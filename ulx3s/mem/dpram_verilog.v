==> flow/design.v <==
module dpram_verilog #(
	parameter addr_width = 8,
	parameter data_width = 8
) (
	input clock,
	input [addr_width-1:0] address_a = 0,
	input [data_width-1:0] data_a = 0,
	input enable_a = 1,
	input wren_a = 0,
	output [data_width-1:0] q_a,
	input cs_a = 1,
	input [addr_width-1:0] address_b = 0,
	input enable_b = 1,
	output [data_width-1:0] q_b,
	input cs_b = 1
);
	reg [data_width-1:0] mem[0:(2**addr_width)-1];
	initial begin :mem_init
		integer i;
		for (i = 0; i < 2**addr_width; i = i + 1'b1)
			mem[i] = 0;
	end
	always @(posedge clock)
		if (enable_a && wren_a && cs_a)
			mem[address_a] <= data_a;
	reg [addr_width-1:0] aa, ab;
	always @(posedge clock) begin
		if (enable_a) aa <= address_a;
		if (enable_b) ab <= address_b;
	end
	assign q_a = mem[aa];
	assign q_b = mem[ab];
endmodule
Reports on dpram_verilog --
The steps from the RTL of dpram_verilog to its reports follow in flow order. Line numbers count from 1 in the design file above. Cell names lack the library's common part. Not given: -
Set-up: top module dpram_verilog, clock input clock, standard-cell library sky130hd, corner tt_025C_1v80

Word-level counts --
Source: Yosys, flattened and elaborated, memories not mapped. Widths are those after wreduce. Print and check cells do not count. Equal cells are merged and count once. Memory sizes are those after Yosys's memory passes, which may raise the word count (mostly to a power of two), join words into wider ones and drop unused or constant bits.
Cells by class: multiplexer cells 5, reduce/logical cells 2
Operator list (count):
- 8-bit 2-to-1 mux | 4
- 1-bit logical AND | 2
- 1-bit 2-to-1 mux | 1
Bit counts: register bits 16, RAM bits 2048, clocked read ports x word width 16, memory cells 1, bits of input ports 30, output and inout bits 16, elaborated cells 10
Memory list:
- mem | words 256, bits a word 8, read ports 2, write ports 1, line 17 | reg [data_width-1:0] mem[0:(2**addr_width)-1];

Longest topological paths --
Depth = most cells in a row (Yosys ltp): at word level without a register or memory, in the mapped netlist without a sequential cell, where the memories' decode and read muxes count.
Depth: depth in word-level cells 3, ABC_AREA 1, depth in mapped cells 15, depth with buffers taken out 11

Mapped cells and area --
The flow's flattened synthesis, as Yosys stat reports it; memories are mapped. The netlist is that of the ABC_AREA named above (0 if unset); the other value can give another one.
Mapped netlist: mapped cells 11617, mapped area 0.1044902 sq mm, sequential part of the area 0.0622998 sq mm, flip-flops 2080, buffer cells 934
Cell types:
- edfxtp_1 | count 2064, total area 6.2E+04 sq um
- nand3_1 | count 4035, total area 2.02E+04 sq um
- nand2_1 | count 4218, total area 1.58E+04 sq um
- buf_2 | count 526, total area 2.63E+03 sq um
- nor2_1 | count 284, total area 1.07E+03 sq um
- buf_4 | count 119, total area 893.357 sq um
- clkbuf_1 | count 179, total area 671.894 sq um
- buf_1 | count 89, total area 334.07 sq um
- dfxtp_1 | count 16, total area 320.307 sq um
- buf_6 | count 20, total area 225.216 sq um
- inv_1 | count 43, total area 161.405 sq um
- mux2_2 | count 8, total area 90.086 sq um
- o21ai_0 | count 8, total area 40.038 sq um
- buf_8 | count 1, total area 15.014 sq um
- inv_2 | count 4, total area 15.014 sq um
- inv_4 | count 2, total area 12.512 sq um
- and3_1 | count 1, total area 6.256 sq um

Worst setup path after synthesis --
Path of least setup slack by OpenSTA after synthesis, without wires, with an ideal clock, recovery checks aside; 20% of the period is set as input and as output delay. Where synthesis merged equal registers, the netlist keeps one of their names.
Path post-synthesis: kind input-to-reg, start in cs_a, end mem mem[107][0], clock period 3.26 ns, external input delay 0.652 ns, library setup time 0.370 ns, time at the first pin 0.652 ns, data arrival time 1.980 ns, data required time 2.890 ns, slack 0.910 ns, delay of the path 1.698 ns, stages on the path 6, path buffers 3, period reached after synthesis 2.35 ns
"delay of the path" is the arrival time less input delay plus setup time. "stages on the path" counts driving pins, that of a launching flip-flop among them; a cell with two outputs on the path counts twice. "period reached after synthesis" = period - worst setup slack (recovery checks aside). The figure is calculated, with input and output delays left at 20% of the set period. The rows between start and end are the longest chain of elaborated cells between them; the timing report does not say that the signal goes this way. Where chains are equally long, one stands for them. A line is the first line of the expression or statement that the cell stems from. Yosys adds cells for indexed reads and writes and turns some case tables into memories. The path ends at the enable pin of a flip-flop; only ways to that pin are counted.
Between the ends, post-synthesis: cell sequence and3_1 -> clkbuf_1 -> buf_2 -> nand2_1 -> clkbuf_1 -> nor2_1, length of the longest elaborated chain 2, elaborated cells on any way between the ends 3, RTL lines with such cells 1, those cells by class 2 x mux; 1 x reduce/logical
Ends and longest elaborated chain, post-synthesis:
- start, declared | line 11 | input cs_a = 1,
- 1-bit logical AND | line 24 | if (enable_a && wren_a && cs_a)
- 8-bit 2-to-1 mux | line 24
- end, declared | line 17 | reg [data_width-1:0] mem[0:(2**addr_width)-1];

Worst path after layout --
Path of least setup slack in the final report of stored run 1 (OpenROAD, finished layout, wires in). Where an end is a register, its clock arrival counts in the times.
Path post-layout: kind reg-to-output, start reg (name not given), end out q_a[4], clock period 3.23 ns, output delay 0.65 ns, time at the first pin 0.87 ns, data arrival time 3.57 ns, data required time 2.58 ns, slack -0.98 ns, stages on the path 13, path buffers 3
Between the ends, post-layout: cell sequence dfxtp_4 -> inv_8 -> buf_4 -> buf_12 -> nand3_1 -> nand3_1 -> nand3_1 -> nand3_1 -> nand3_1 -> nand2_1 -> nand2_1 -> nand2_2 -> clkdlybuf4s15_2
Ends and longest elaborated chain, post-layout:
- end, declared | line 10 | output [data_width-1:0] q_a,
Chain of elaborated cells between the ends: none given.

Hand-over note for dpram_verilog

Top module dpram_verilog; platform sky130hd; tools Yosys and OpenROAD; 2 stored runs in no particular order. Input and output delays are each 20% of the period that was set; the output load is 0.01 pF.
"reached clock period" means the clock period less the worst setup slack. The figure is calculated, with input and output delays left at 20% of the set period.
"worst setup path time": the worst setup path's part of the clock period (all of it between registers, 20% less for each end at a port) less its slack. A launch clock that arrives late makes it longer, a capture clock that arrives late makes it shorter.
"total power after layout": no workload was simulated; the value follows from the tool's default switching activity.

* Stored run 1 | settings: period_ns 3.23; CORE_UTILIZATION 44; SETUP_SLACK_MARGIN 0.2; PLACE_DENSITY_LB_ADDON 0.03; HOLD_SLACK_MARGIN 0.02; CORE_MARGIN 2; CELL_PAD_IN_SITES_DETAIL_PLACEMENT 0; TNS_END_PERCENT 15; ABC_AREA 1; GPL_TIMING_DRIVEN 1; GPL_ROUTABILITY_DRIVEN 0; CTS_CLUSTER_DIAMETER 179; CAP_MARGIN 20; SLEW_MARGIN 15; MIN_ROUTING_LAYER met1; MAX_ROUTING_LAYER met4 | results: reached clock period 4.214 ns; worst setup path time 3.57 ns; worst setup path type reg-to-output; utilization of the finished layout 55.1 %; worst hold slack after layout 0.185 ns; final setup TNS -14.597 ns; total power after layout 70597 µW; std-cell area (final layout) 0.129846 sq mm; chip area in the Yosys report 0.1044902 sq mm; total die area 0.24139 sq mm; setup slack of the worst path -0.984 ns
* Stored run 2 | settings: period_ns 2.83; SETUP_SLACK_MARGIN 0.49; CAP_MARGIN 20; CORE_MARGIN 2; CORE_UTILIZATION 40; SLEW_MARGIN 20 | results: reached clock period 4.525 ns; worst setup path time 3.96 ns; worst setup path type reg-to-output; utilization of the finished layout 52.4 %; worst hold slack after layout 0.118 ns; final setup TNS -25.469 ns; total power after layout 75231 µW; std-cell area (final layout) 0.125908 sq mm; chip area in the Yosys report 0.0965488 sq mm; total die area 0.245317 sq mm; setup slack of the worst path -1.695 ns

End of note.
